==> flow/design.v <==
module out_trigger 
(
    input clock,           
    input n_reset,         
    input new_pattern_in,
    input [1:0] pulse_rate,
    output reg [5:0] led    
);
localparam  PULSE_WIDTH_1 = 27000,   
            PULSE_WIDTH_2 = 54000,   
            PULSE_WIDTH_3 = 135000,  
            PULSE_WIDTH_4 = 270000;  
reg [24:0] pulse_counter;
reg [24:0] pulse_width;
localparam  RATE1 = 2'b00,
            RATE2 = 2'b01,
            RATE3 = 2'b10,
            RATE4 = 2'b11;
reg [1:0] state;
localparam  IDLE = 2'b00,
            PULSE_SELECT = 2'b01,
            START = 2'b10,
            DONE = 2'b11;
always @(posedge clock or negedge n_reset)
begin
    if (!n_reset)
      begin
        pulse_counter <= 0;
        pulse_width <= PULSE_WIDTH_1;
		led <= 6'b111111;  
        state <= IDLE;
      end
    else 
      begin
        case(state)
            IDLE:
                if (new_pattern_in)  
                    state <= PULSE_SELECT;
            PULSE_SELECT:
              begin
                case(pulse_rate)
                    RATE1: pulse_width <= PULSE_WIDTH_1;
                    RATE2: pulse_width <= PULSE_WIDTH_2;
                    RATE3: pulse_width <= PULSE_WIDTH_3;
                    RATE4: pulse_width <= PULSE_WIDTH_4;
                endcase
                pulse_counter <= 0;
                state <= START;
              end
            START:
              begin
                if (pulse_counter < pulse_width - 1'b1)  
                  begin
                    led <= 6'b111110;
                    pulse_counter <= pulse_counter + 1'b1;
                  end
                else
                    state <= DONE;
              end
            DONE:
              begin
                led <= 6'b111111;
                pulse_width <= PULSE_WIDTH_1;
                state <= IDLE;
              end
        endcase
      end
end
endmodule
module top #(parameter  BAUDRATE =  115200, 
                        CLOCK_FREQ = 27000000)
(
    input sys_clk,           
    input sys_rst_n,         
    input rx,
    input button,
    output wire tx,
    output wire [5:0] led    
);
localparam  CHARACTER = 8'h45,  
            RECEIVED = 8'h52,    
            ASCII_A = 8'h41,
            ASCII_B = 8'h42,
            ASCII_C = 8'h43,
            ASCII_D = 8'h44;
wire [7:0] rx_data;
reg [7:0] copy_rx_data;
wire rx_ready;
reg rx_ready_prev;
wire rx_ready_pulse;
reg tx_start;
reg [7:0] send_data;
reg [7:0] tx_data;
wire tx_busy;
reg button_prev;
wire button_falling_edge;
reg new_pattern_in; 
reg [1:0] pulse_rate;
reg [1:0] state;
localparam  IDLE = 2'b00,
            RX_PROCESS = 2'b01,
            TX_SEND = 2'b10;
uart_rx  #(.BAUDRATE(BAUDRATE), .CLOCK_FREQ(CLOCK_FREQ)) 
        rx1 (.clock(sys_clk), .n_reset(sys_rst_n), .rx(rx), .data_out(rx_data), .rx_ready(rx_ready));
uart_tx  #(.BAUDRATE(BAUDRATE), .CLOCK_FREQ(CLOCK_FREQ)) 
        tx1 (.clock(sys_clk), .n_reset(sys_rst_n), .tx_start(tx_start), .data_in(tx_data), .tx(tx), .tx_busy(tx_busy));
out_trigger outt1 (.clock(sys_clk), .n_reset(sys_rst_n), .new_pattern_in(new_pattern_in), .pulse_rate(pulse_rate), .led(led));
always @(posedge sys_clk or negedge sys_rst_n)
begin
	if (!sys_rst_n)
	  begin  
		tx_start <= 0; 
		tx_data <= 8'h00;  
        new_pattern_in <= 0;
        rx_ready_prev <= 0;
        copy_rx_data <= 0;
        pulse_rate <= 0;
        send_data <= 0;
        button_prev <= 0;
        state <= IDLE;
	  end
	else
	  begin
        rx_ready_prev <= rx_ready;
        button_prev <= button;
        new_pattern_in <= 0;
        tx_start <= 0;
        case(state)
            IDLE:
              begin
                tx_data <= 8'h00;
                if (rx_ready_pulse)  
                  begin
                    tx_start <= 0;
                    copy_rx_data <= rx_data;  
                    if (rx_data != 8'h00)
                        state <= RX_PROCESS;
                  end
                else if (button_falling_edge && !tx_busy)
                  begin
                    send_data <= CHARACTER;
                    state <= TX_SEND;
                  end
              end
            RX_PROCESS:
              begin
                if (copy_rx_data >= ASCII_A && copy_rx_data <= ASCII_D)
                  begin
                    new_pattern_in <= 1;
                    send_data <= RECEIVED;   
                    case(copy_rx_data)
                        ASCII_A: pulse_rate <= 2'b00;
                        ASCII_B: pulse_rate <= 2'b01;
                        ASCII_C: pulse_rate <= 2'b10;
                        ASCII_D: pulse_rate <= 2'b11;
                    endcase
                    state <= TX_SEND; 
                  end
                else
                  begin
                    new_pattern_in <= 0;
                    send_data <= 0;
                    state <= IDLE;
                  end
                copy_rx_data <= 0;  
              end
            TX_SEND:
              begin
                tx_data <= send_data;  
                send_data <= 0;
                tx_start <= 1;
                state <= IDLE;
              end
        endcase	  
	  end
end
assign rx_ready_pulse = rx_ready & ~rx_ready_prev;
assign button_falling_edge = button_prev & ~button;
endmodule 
module uart_rx #(parameter  BAUDRATE = 115200, 
                            CLOCK_FREQ = 27000000)
(
    input clock,           
    input n_reset,         
    input rx,
    output reg [7:0] data_out,
    output reg rx_ready
);
reg [15:0] baud_counter; 
reg [3:0] bit_idx;
reg [7:0] rx_shift;
reg rx_sync_1;
reg rx_sync_2;
localparam  BAUD_TICKS = CLOCK_FREQ / BAUDRATE; 
reg [1:0] state;
localparam  IDLE = 2'b00,
            START = 2'b01,  
            READ = 2'b10,
            DONE = 2'b11;
always @(posedge clock or negedge n_reset) 
begin
    if (!n_reset)
      begin
        data_out <= 8'h00;
        rx_shift <= 8'h00;
        rx_ready <= 0;  
        baud_counter <= 0; 
        bit_idx <= 0;
        rx_sync_1 <= 1;
        rx_sync_2 <= 1;
        state <= IDLE;
      end
    else 
      begin
        rx_sync_1 <= rx;         
        rx_sync_2 <= rx_sync_1;  
        rx_ready <= 0;
        case (state)
            IDLE: 
              begin
                data_out <= 8'h00;
                rx_shift <= 8'h00;
                if (!rx_sync_2) 
                  begin   
                    baud_counter <= 0;
                    bit_idx <= 0;
                    state <= START;
                  end
              end
            START:  
              begin
                if (baud_counter >= (BAUD_TICKS / 2) - 1'b1)  
                  begin
                    if (!rx_sync_2)
                      begin
                        baud_counter <= 0;
                        state <= READ; 
                      end
                    else
                        state <= IDLE;  
                  end 
                else
                    baud_counter <= baud_counter + 1'b1;
              end
            READ: 
              begin
                if (baud_counter >= BAUD_TICKS - 1'b1) 
                  begin
                    if (bit_idx < 8)  
                        rx_shift <= {rx_sync_2, rx_shift[7:1]};    
                    else if (bit_idx == 8)
                      begin
                      end 
                    else if (bit_idx > 8)    
                        state <= DONE;
                    bit_idx <= bit_idx + 1'b1;
                    baud_counter <= 0;
                  end 
                else
                    baud_counter <= baud_counter + 1'b1;
              end
            DONE: 
              begin
                data_out <= rx_shift;
                rx_ready <= 1;
                state <= IDLE;
              end
        endcase
    end
end
endmodule
module uart_tx #(parameter  BAUDRATE = 115200, 
                            CLOCK_FREQ = 27000000)
(
    input clock,           
    input n_reset,         
    input tx_start,
    input [7:0] data_in,
    output reg tx,
    output reg tx_busy
);
reg [15:0] baud_counter; 
reg [3:0] bit_idx;
reg [9:0] tx_shift;  
localparam BAUD_TICKS = CLOCK_FREQ / BAUDRATE;
reg [1:0] state;
localparam  IDLE = 2'b00,
            SEND = 2'b01,
            DONE = 2'b10;
always @(posedge clock or negedge n_reset)
begin
    if (!n_reset)
      begin
        tx <= 1;
        tx_busy <= 0;
        baud_counter <= 0;
        bit_idx <= 0;
        tx_shift <= 10'b1111111111;
        state <= IDLE;
      end
    else
      begin
        case(state)
            IDLE:
              begin
                tx <= 1;
                tx_busy <= 0; 
                if (tx_start)
                  begin
                    tx_shift <= {1'b1, data_in, 1'b0};   
                    tx_busy <= 1;
                    bit_idx <= 0;
                    baud_counter <= 0;
                    state <= SEND;
                  end
              end
            SEND:
              begin
                if (baud_counter > BAUD_TICKS - 1'b1) 
                  begin  
                    if (bit_idx < 10)                    
                        tx <= tx_shift[bit_idx];                    
                    else 
                        state <= DONE;
                    baud_counter <= 0;    
                    bit_idx <= bit_idx + 1'b1;  
                  end  
                else
                    baud_counter <= baud_counter + 1'b1;
              end
            DONE:
              begin
                tx <= 1;
                tx_busy <= 0;  
                baud_counter <= 0;
                bit_idx <= 0;
                tx_shift <= 10'b1111111111;
                state <= IDLE;
              end
        endcase
      end
end
endmodule
-- Tool chain data of top
The steps from the RTL of top to its reports follow in flow order.
Line numbers count from 1 in the design file above.
Library cell names are shortened.
A cell with n/a has no value.
- design top: top
- clock input: sys_clk
- library: sky130hd
- library corner: tt_025C_1v80

-- Word level
Source: Yosys, flattened and elaborated, memories not mapped. Widths are those after wreduce. Registers that Yosys merges into a memory's read port (data or address) are not register bits. Print and check cells do not count.
- noted register bits: 165
- noted word-level cells: 186
- output and inout port bits: 7
- noted add/subtract/negate cells: 6
- reductions and logical operators at 40
- bitwise logic cells at 4
- eq/ne operators: 37
- shifts and indexed selects: 1
- noted multiplexer cells: 62
- $lt $le $gt $ge at 9
- operator list (cell ; count):
    25-bit parallel mux with 4-bit select ; 1
    25-bit parallel mux with 2-bit select ; 2
    16-bit parallel mux with 3-bit select ; 2
    16-bit 2-to-1 mux ; 5
    8-bit parallel mux with 2-bit select ; 4
    8-bit 2-to-1 mux ; 5
    16-bit by 1-bit adder with 16-bit output (second input constant) ; 2
    8-bit by 7-bit equality test with 1-bit output (second input constant) ; 4
    2-bit 2-to-1 mux ; 16
    25-bit by 1-bit adder with 25-bit output (second input constant) ; 1
    25-bit by 1-bit subtractor with 25-bit output (second input constant) ; 1
    25-bit < comparator ; 1
    25-bit 2-to-1 mux ; 1
    3-bit AND reduction ; 8
    8-bit parallel mux with 3-bit select ; 1
    2-bit parallel mux with 4-bit select ; 3
    2-bit inequality test (second input constant) ; 10
    10-bit parallel mux with 2-bit select ; 1
    2-bit nonzero test ; 9
    16-bit by 7-bit >= comparator with 1-bit output (second input constant) ; 1
    16-bit by 8-bit >= comparator with 1-bit output (second input constant) ; 1
    16-bit by 8-bit > comparator with 1-bit output (second input constant) ; 1
    2-bit equality test (second input constant) ; 8
    4-bit 2-to-1 mux ; 4
    2-bit by 1-bit inequality test with 1-bit output (second input constant) ; 7
    4-bit nonzero test ; 3
    6-bit parallel mux with 2-bit select ; 1
    4-bit parallel mux with 3-bit select ; 1
Not listed: further kinds 27, cells in them 55.

-- Longest topological paths
Longest topological path by Yosys (ltp), each cell counted once; first at word level (registers and memories cut), then after technology mapping (sequential cells cut; the memories' decode and read muxes count).
- depth after elaboration at 6
- ABC_AREA: 1
- gate-level depth with buffers: 19
- gate-level depth less buffers: 18

-- Mapped cells and area
Source: synth_stat.txt of the flow (Yosys; design flattened, memories mapped). It holds for the ABC_AREA given above (unset counts as 0); a run with the other value may have another netlist.
- cells by type (type ; count):
    dfrtp_1 ; 120
    nand2_1 ; 253
    dfstp_2 ; 20
    inv_1 ; 134
    nor2_1 ; 132
    ha_1 ; 34
    nand3_1 ; 85
    o21ai_0 ; 47
    xor2_1 ; 24
    xnor2_1 ; 10
    nand4_1 ; 12
    o22ai_1 ; 11
    a21oi_1 ; 13
    o211ai_1 ; 7
    nor3_1 ; 9
    buf_4 ; 5
    o2111ai_1 ; 4
    clkbuf_1 ; 9
Not listed: further types 16, cells in them 32.
- noted buffer cells: 23
- area of sequential cells at 3528.4 um^2
- flip-flops: 140
- standard cells after synthesis at 961
- noted synthesis area: 7490.9 um^2

-- Worst setup path after synthesis
Source: OpenSTA report_checks on the synthesized netlist (no wires, ideal clock, input and output delay 20% of the period each), path of least setup slack; recovery checks are left aside. Register names are those of the netlist, which keeps one name where synthesis merged equal registers.
- kind: reg-to-reg
- start: register (no name shown)
- end: register outt1.pulse_counter[12]
- noted arrival: 2.522 ns
- noted stages on the path: 19
- path buffers at 2
- clock period at 4.73 ns
- delay of the path: 2.640 ns
- noted data required time: 4.612 ns
- noted launch time at the first pin: 0.000 ns
- noted library setup time: 0.118 ns
- noted slack: 2.090 ns
- period reached after synthesis: 2.64 ns
"delay of the path" = arrival - input delay + setup time.
"stages on the path": output pins that drive a net of the path, with the launching flip-flop's if there is one; two outputs of one cell count as two.
"period reached after synthesis" = period - worst setup slack (recovery checks aside). The figure is calculated, with input and output delays left at 20% of the set period.
At most two assigning lines are given for a register; there are more.
- cell sequence: dfrtp_1 > clkbuf_1 > nor2_1 > nand2_1 > nor4_1 > nand3_1 > xor2_1 > ha_1 > nand2_1 > nor2_1 > nand2_1 > inv_1 > nand2_1 > nand2_1 > nor2_1 > nand3_4 > buf_6 > nand3_1 > nand2_1
- ends and longest elaborated chain, post-synthesis (item ; line ; RTL):
    to (assign) ; 28 ; pulse_counter <= 0;
    to (assign) ; 55 ; pulse_counter <= pulse_counter + 1'b1;
    to (decl) ; 13 ; reg [24:0] pulse_counter;
No chain of elaborated cells between the ends is given.

-- Timing after layout
From the final timing report of entry A: the path of least setup slack in the routed layout; clock arrival at registers is part of the times.
- kind: reg-to-reg
- start: register (no name shown)
- end: register outt1.pulse_counter[10]
- noted slack: 0.66 ns
- noted launch time at the first pin: 0.42 ns
- noted arrival: 3.83 ns
- noted data required time: 4.49 ns
- clock period at 4.19 ns
- path buffers at 0
- noted stages on the path: 16
- noted library setup time: 0.12 ns
At most two assigning lines are given for a register; there are more.
- cell sequence: dfstp_2 > inv_1 > ha_1 > nand2_1 > nor3_1 > nand3_1 > ha_1 > nand2_1 > nor2_1 > nand2_1 > nor2_1 > nand2_2 > nand3_1 > nand2_1 > nand3_1 > nand2_1
- ends and longest elaborated chain, post-layout (item ; line ; RTL):
    to (assign) ; 28 ; pulse_counter <= 0;
    to (assign) ; 55 ; pulse_counter <= pulse_counter + 1'b1;
    to (decl) ; 13 ; reg [24:0] pulse_counter;
No chain of elaborated cells between the ends is given.

FLOW RESULTS
============

top through Yosys and OpenROAD on sky130hd: 2 stored runs, unordered, with their settings and measured results. The constraints put input and output delay at 20% of the set period each and load the outputs with 0.01 pF.
"total design power": no workload was simulated; the value follows from the tool's default switching activity.

Entry A

==> flow/run.sh <==
#!/bin/bash
# the make line also repeats the synthesis and layout settings of config.mk as NAME=value (left out here)
make -C /OpenROAD-flow-scripts/flow DESIGN_CONFIG=/design/flow/config.mk WORK_HOME=/design/flow/orfs CLKGATE_MAP_FILE= finish
==> flow/config.mk <==
export PLATFORM = sky130hd
export DESIGN_NAME = top
export DESIGN_NICKNAME = top
export VERILOG_FILES = /design/flow/design.v
export SDC_FILE = /design/flow/constraint.sdc
export NUM_CORES = 4
export LEC_CHECK = 0
export ABC_AREA = 1
export CAP_MARGIN = 20
export CELL_PAD_IN_SITES_DETAIL_PLACEMENT = 1
export CORE_ASPECT_RATIO = 1.07
export CORE_MARGIN = 2
export CORE_UTILIZATION = 39
export CTS_CLUSTER_SIZE = 68
export GPL_ROUTABILITY_DRIVEN = 0
export MIN_ROUTING_LAYER = met1
export PLACE_DENSITY = 0.6
export SETUP_SLACK_MARGIN = 0.08
export SLEW_MARGIN = 20
==> flow/constraint.sdc <==
create_clock -name core_clock -period 4.19 [get_ports {sys_clk}]
set_input_delay 0.8380 -clock core_clock [delete_from_list [all_inputs] [get_ports {sys_clk}]]
set_output_delay 0.8380 -clock core_clock [all_outputs]
set_load 0.01 [all_outputs]

Measured in entry A:
- chip area after synthesis (Yosys): 7490.9 um^2
- noted the total die area: 20332.7 um^2
- noted the utilization of the finished layout: 44.5%
- worst setup slack after layout: 0.665 ns
- noted the total negative setup slack: 0.000 ns
- noted the final worst hold slack: 0.354 ns
- total design power: 3.075 mW

Entry B

==> flow/run.sh <==
#!/bin/bash
# the make line also repeats the synthesis and layout settings of config.mk as NAME=value (left out here)
make -C /OpenROAD-flow-scripts/flow DESIGN_CONFIG=/design/flow/config.mk WORK_HOME=/design/flow/orfs CLKGATE_MAP_FILE= finish
==> flow/config.mk <==
export PLATFORM = sky130hd
export DESIGN_NAME = top
export DESIGN_NICKNAME = top
export VERILOG_FILES = /design/flow/design.v
export SDC_FILE = /design/flow/constraint.sdc
export NUM_CORES = 4
export LEC_CHECK = 0
export ABC_AREA = 0
export CAP_MARGIN = 20
export CELL_PAD_IN_SITES_GLOBAL_PLACEMENT = 1
export CORE_MARGIN = 10
export CORE_UTILIZATION = 45
export CTS_CLUSTER_DIAMETER = 212
export CTS_CLUSTER_SIZE = 47
export GPL_TIMING_DRIVEN = 1
export MAX_ROUTING_LAYER = met4
export PLACE_DENSITY_LB_ADDON = 0.02
export SETUP_SLACK_MARGIN = 1.41
export SLEW_MARGIN = 20
==> flow/constraint.sdc <==
create_clock -name core_clock -period 5.67 [get_ports {sys_clk}]
set_input_delay 1.1340 -clock core_clock [delete_from_list [all_inputs] [get_ports {sys_clk}]]
set_output_delay 1.1340 -clock core_clock [all_outputs]
set_load 0.01 [all_outputs]

Measured in entry B:
- chip area after synthesis (Yosys): 7253.2 um^2
- noted the total die area: 21595.8 um^2
- noted the utilization of the finished layout: 51.1%
- worst setup slack after layout: 1.809 ns
- noted the total negative setup slack: 0.000 ns
- noted the final worst hold slack: 0.356 ns
- total design power: 2.194 mW
